==> flow/design.v <==
module alu_7_segment (
    input wire CLK,                      
    input wire [15:0] SWT,               
    output reg [6:0] SEG,                
    output reg [3:0] AN                  
);
localparam OP_ADD  = 4'b0000;   
localparam OP_SUB  = 4'b0001;   
localparam OP_MULT = 4'b0010;   
localparam OP_DIV  = 4'b0011;   
localparam OP_AND  = 4'b0100;   
localparam OP_OR   = 4'b0101;   
localparam REFRESH_COUNT = 100000;
wire [3:0] a_in;
wire [3:0] b_in;
wire [3:0] ctrl_in;
reg [7:0] alu_result;
wire [3:0] digit_0;   
wire [3:0] digit_1;   
wire [3:0] digit_2;   
wire [3:0] digit_3;   
reg [16:0] refresh_counter;
reg [1:0] digit_select;
reg [3:0] current_digit;
assign a_in = SWT[7:4];       
assign b_in = SWT[3:0];       
assign ctrl_in = SWT[15:12];  
assign digit_0 = b_in;                
assign digit_1 = a_in;                
assign digit_2 = alu_result[3:0];     
assign digit_3 = alu_result[7:4];     
always @(*) begin
    alu_result = 8'h00;
    case (ctrl_in)
        OP_ADD: begin
            alu_result = a_in + b_in;
        end
        OP_SUB: begin
            if (a_in >= b_in)
                alu_result = a_in - b_in;
            else
                alu_result = 8'h00;
        end
        OP_MULT: begin
            alu_result = a_in * b_in;
        end
        OP_DIV: begin
            if (b_in == 4'h0)
                alu_result = 8'hFF;   
            else
                alu_result = a_in / b_in;
        end
        OP_AND: begin
            alu_result = {4'h0, a_in & b_in};
        end
        OP_OR: begin
            alu_result = {4'h0, a_in | b_in};
        end
        default: begin
            alu_result = 8'h00;
        end
    endcase
end
always @(posedge CLK) begin
    if (refresh_counter == REFRESH_COUNT - 1) begin
        refresh_counter <= 0;
        digit_select <= digit_select + 1;
    end else begin
        refresh_counter <= refresh_counter + 1;
    end
end
always @(*) begin
    case (digit_select)
        2'b00: begin
            AN = 4'b1110;   
            current_digit = digit_0;
        end
        2'b01: begin
            AN = 4'b1101;   
            current_digit = digit_1;
        end
        2'b10: begin
            AN = 4'b1011;   
            current_digit = digit_2;
        end
        2'b11: begin
            AN = 4'b0111;   
            current_digit = digit_3;
        end
        default: begin
            AN = 4'b1111;   
            current_digit = 4'h0;
        end
    endcase
end
always @(*) begin
    case (current_digit)
        4'h0: SEG = 7'b1000000;  
        4'h1: SEG = 7'b1111001;  
        4'h2: SEG = 7'b0100100;  
        4'h3: SEG = 7'b0110000;  
        4'h4: SEG = 7'b0011001;  
        4'h5: SEG = 7'b0010010;  
        4'h6: SEG = 7'b0000010;  
        4'h7: SEG = 7'b1111000;  
        4'h8: SEG = 7'b0000000;  
        4'h9: SEG = 7'b0010000;  
        4'hA: SEG = 7'b0001000;  
        4'hB: SEG = 7'b0000011;  
        4'hC: SEG = 7'b1000110;  
        4'hD: SEG = 7'b0100001;  
        4'hE: SEG = 7'b0000110;  
        4'hF: SEG = 7'b0001110;  
        default: SEG = 7'b1111111;  
    endcase
end
endmodule
### Tool chain data of alu_7_segment

Tool output for the design above, in the order of the flow.
Line numbers count from 1 in the design file above.
Library cell names are shortened.
A cell with -- has no value.

| set-up | value |
|---|---|
| design top | alu_7_segment |
| clock input | CLK |
| standard-cell library | sky130hd |
| corner | tt_025C_1v80 |

### Word level

Counts by Yosys on the flattened word-level netlist (proc, flatten, opt, wreduce; memories kept). Register bits leave out memories and registers merged into their read ports (data or address); mux counts leave out enables and synchronous resets folded into registers. Print and check cells are left out. Cells with the same type and inputs are merged into one.
Memory sizes are those after Yosys's memory passes, which may raise the word count (mostly to a power of two), join words into wider ones and drop unused or constant bits.

| storage and ports | value |
|---|---|
| cells after elaboration | 29 |
| flip-flop bits (word level) | 19 |
| memories kept | 1 |
| bits in read-only memories | 112 |

Memories:

| memory | words | width | read ports | write ports | RTL line | source |
|---|---|---|---|---|---|---|
| (name not given) | 16 | 7 | 1 | 0 | 97 | `case (current_digit)` |

| cells by class | value |
|---|---|
| $lt $le $gt $ge | 1 |
| reductions and logical operators | 3 |
| multiply operators | 1 |
| divide/modulo/power cells | 1 |
| $add $sub $neg | 4 |
| bitwise operators | 2 |
| equal/unequal tests | 9 |
| multiplexer cells | 5 |

Operator list:

| cell | count |
|---|---|
| 8-bit case mux with 6-bit select | 1 |
| 4-bit by 4-bit divider with 8-bit output | 1 |
| 4-bit by 4-bit multiplier with 8-bit output | 1 |
| 4-bit case mux with 4-bit select | 2 |
| 17-bit by 1-bit adder with 17-bit output with constant B | 1 |
| 17-bit equality test with constant B | 1 |
| 8-bit two-way mux | 2 |
| 4-bit by 2-bit equality test with 1-bit output with constant B | 2 |
| 4-bit by 3-bit equality test with 1-bit output with constant B | 2 |
| 4-bit logical NOT | 2 |
| 4-bit by 4-bit adder with 5-bit output | 1 |
| 4-bit by 4-bit subtractor with 5-bit output | 1 |
| 2-bit equality test with constant B | 2 |
| 4-bit by 1-bit equality test with 1-bit output with constant B | 1 |
| 4-bit >= comparator | 1 |
| 4-bit bitwise AND | 1 |
| 4-bit bitwise OR | 1 |
| 2-bit by 1-bit adder with 2-bit output with constant B | 1 |
| 2-bit by 1-bit equality test with 1-bit output with constant B | 1 |
| 2-bit logical NOT | 1 |

### Logic depth

Longest topological path by Yosys (ltp), each cell counted once; first at word level (registers and memories cut), then after technology mapping (sequential cells cut; the memories' decode and read muxes count).

| depth | value |
|---|---|
| word-level depth | 4 |
| ABC_AREA | 1 |
| mapped depth | 72 |
| depth with buffers taken out | 72 |

### Netlist

The flow's flattened synthesis, as Yosys stat reports it; memories are mapped. The netlist is that of the ABC_AREA named above (0 if unset); the other value can give another one.
The area totals of this step are shown rounded.

Cells by type:

| cell | count |
|---|---|
| ha_1 | 66 |
| nand2_1 | 139 |
| inv_1 | 104 |
| dfxtp_1 | 17 |
| nor2_1 | 44 |
| nand3_1 | 29 |
| xor2_1 | 15 |
| fa_1 | 6 |
| o21ai_0 | 24 |
| a21oi_1 | 23 |
| edfxtp_1 | 2 |
| nand3_2 | 6 |
| nor3_1 | 12 |
| a221oi_1 | 6 |
| nand3_4 | 3 |
| nand4_1 | 8 |
| nand2_2 | 7 |
| nor4_1 | 7 |

Not listed: further types 22, cells in them 58.

| mapped netlist | value |
|---|---|
| area of sequential cells | 400 um2 |
| mapped cells | 576 |
| cell area after synthesis | 3740 um2 |
| buffer cells | 1 |
| flip-flop cells | 19 |

### Path before layout

OpenSTA on the mapped netlist: ideal clock, no wires. The path of least setup slack (recovery checks aside). Input and output delay are each 20% of the period. Register names are those of the netlist, which keeps one name where synthesis merged equal registers.

| timing post-synthesis | value |
|---|---|
| path kind | input-to-output |
| start | input SWT[1] |
| end | output SEG[2] |
| required time | 17.840 ns |
| path slack | 5.585 ns |
| stages | 66 |
| clock period | 22.3 ns |
| external output delay | 4.460 ns |
| data arrival time | 12.255 ns |
| path delay | 7.795 ns |
| synthesis period reached | 16.715 ns |

"path delay" = arrival - input delay + setup time.
At an output port there is no setup time.
"stages" counts driving pins, that of a launching flip-flop among them; a cell with two outputs on the path counts twice.
"synthesis period reached" = period - worst setup slack (recovery checks aside). The figure is calculated, with input and output delays left at 20% of the set period.
The rows between start and end are the longest chain of elaborated cells between them; the timing report does not say that the signal goes this way. Where chains are equally long, one stands for them.
A line is the first line of the expression or statement that the cell stems from. Yosys adds cells for indexed reads and writes and turns some case tables into memories.
A memory read counts as a cell of the chain, while the word-level depth stops at memories.

| between the ends, post-synthesis | value |
|---|---|
| cell sequence | inv_1 ha_1 nand2_1 nand3b_1 nand2_1 o21ai_1 nand2_1 inv_1 ha_1 inv_1 nor2_1 nand2_1 inv_1 nor2_4 nand3_1 nand2_1 ha_1 a21oi_2 [... 30 more ...] nand2_2 nor2_4 nand2_1 o21ai_0 ha_1 a21oi_1 o21bai_1 a221oi_1 nand2_1 nand2_1 nand3_1 nand2_1 nand2_2 nand2_2 inv_1 ha_1 o21a_1 nor2_1 |
| length of the longest elaborated chain | 5 |
| elaborated cells on any way between the ends | 13 |
| classes of those cells | add/sub (2); mul (1); div (1); compare (1); mux (4); logic (2); reduce/logical (1); memory (1) |

Ends and longest elaborated chain, post-synthesis:

| item | RTL line | source |
|---|---|---|
| start: declaration | 3 | `input wire [15:0] SWT,` |
| 4-bit by 4-bit divider with 8-bit output | 51 | `alu_result = a_in / b_in;` |
| 8-bit two-way mux | 48 | `if (b_in == 4'h0)` |
| 8-bit case mux with 6-bit select | 34 | `case (ctrl_in)` |
| 4-bit case mux with 4-bit select | 73 | `case (digit_select)` |
| memory 16 x 7 bit | 97 | `case (current_digit)` |
| end: declaration | 4 | `output reg [6:0] SEG,` |

### Path in the finished layout

Path of least setup slack in the final report of run A (OpenROAD, finished layout, wires in). Where an end is a register, its clock arrival counts in the times.

| timing post-layout | value |
|---|---|
| path kind | input-to-output |
| start | input SWT[0] |
| end | output SEG[3] |
| stages | 70 |
| data arrival time | 15.46 ns |
| clock period | 24.9 ns |
| required time | 19.92 ns |
| external output delay | 4.98 ns |
| path slack | 4.46 ns |

The rows between start and end are the longest chain of elaborated cells between them; the timing report does not say that the signal goes this way. Where chains are equally long, one stands for them.
A memory read counts as a cell of the chain, while the word-level depth stops at memories.

| between the ends, post-layout | value |
|---|---|
| cell sequence | clkdlybuf4s50_1 inv_1 ha_1 nand2_1 nand3b_1 nand2_1 o21ai_1 nand2_1 inv_1 ha_1 inv_1 nor2_1 nand2_1 inv_1 nor2_4 nand3_1 nand2_1 ha_1 [... 34 more ...] o21ai_0 ha_1 a21oi_1 o21bai_1 a221oi_1 nand2_1 nand2_1 nand3_1 nand2_1 nand2_2 nand2_2 inv_1 ha_1 nand2_1 o21ai_0 nor2_1 a31oi_1 clkdlybuf4s50_1 |
| length of the longest elaborated chain | 5 |
| elaborated cells on any way between the ends | 13 |
| classes of those cells | add/sub (2); mul (1); div (1); compare (1); mux (4); logic (2); reduce/logical (1); memory (1) |

Ends and longest elaborated chain, post-layout:

| item | RTL line | source |
|---|---|---|
| start: declaration | 3 | `input wire [15:0] SWT,` |
| 4-bit by 4-bit divider with 8-bit output | 51 | `alu_result = a_in / b_in;` |
| 8-bit two-way mux | 48 | `if (b_in == 4'h0)` |
| 8-bit case mux with 6-bit select | 34 | `case (ctrl_in)` |
| 4-bit case mux with 4-bit select | 73 | `case (digit_select)` |
| memory 16 x 7 bit | 97 | `case (current_digit)` |
| end: declaration | 4 | `output reg [6:0] SEG,` |

Memo
Re: implementation data of alu_7_segment

alu_7_segment through Yosys and OpenROAD on sky130hd: 2 stored runs, unordered, with their settings and measured results. The constraints put input and output delay at 20% of the set period each and load the outputs with 0.01 pF.
"achieved clock period": clock period set for the run, less the worst setup slack. It is reckoned from that one timing run; input and output delays stay at 20% of the period that was set.
"critical setup path time": the worst setup path's part of the clock period (all of it between registers, 20% less for each end at a port) less its slack. A launch clock that arrives late makes it longer, a capture clock that arrives late makes it shorter.
"power" rests on the timing tool's default activity at the inputs, not on a simulated workload.
Measured values are rounded.
A setting shown as . is not set for that run.

| setting or result | run A | run B |
|---|---|---|
| period_ns | 24.9 | 24.2 |
| CORE_UTILIZATION | 47 | 61 |
| SETUP_SLACK_MARGIN | 0.83 | -0.44 |
| CELL_PAD_IN_SITES_GLOBAL_PLACEMENT | 1 | . |
| ABC_AREA | 1 | . |
| CTS_CLUSTER_DIAMETER | 339 | 49 |
| SLEW_MARGIN | 0 | 20 |
| MAX_ROUTING_LAYER | met4 | . |
| CAP_MARGIN | 20 | 20 |
| CORE_MARGIN | 2 | 8 |
| PLACE_DENSITY_LB_ADDON | . | 0.23 |
| CELL_PAD_IN_SITES_DETAIL_PLACEMENT | . | 0 |
| GPL_ROUTABILITY_DRIVEN | . | 0 |
| CTS_CLUSTER_SIZE | . | 30 |
| MIN_ROUTING_LAYER | . | met1 |
| post-synthesis cell area (um2) | 3740 | 3620 |
| total die area (um2) | 8690 | 8660 |
| standard-cell area after routing (um2) | 4150 | 3980 |
| utilization after layout (%) | 53.7 | 68.5 |
| worst setup slack after layout (ns) | 4.46 | 1.67 |
| total negative slack (ns) | 0.000 | 0.000 |
| worst-case hold slack (ns) | 0.492 | 0.465 |
| power (mW) | 0.206 | 0.159 |
| achieved clock period (ns) | 20.437 | 22.527 |
| critical setup path time (ns) | 10.48 | 12.85 |
| type of the worst setup path | input-to-output | input-to-output |
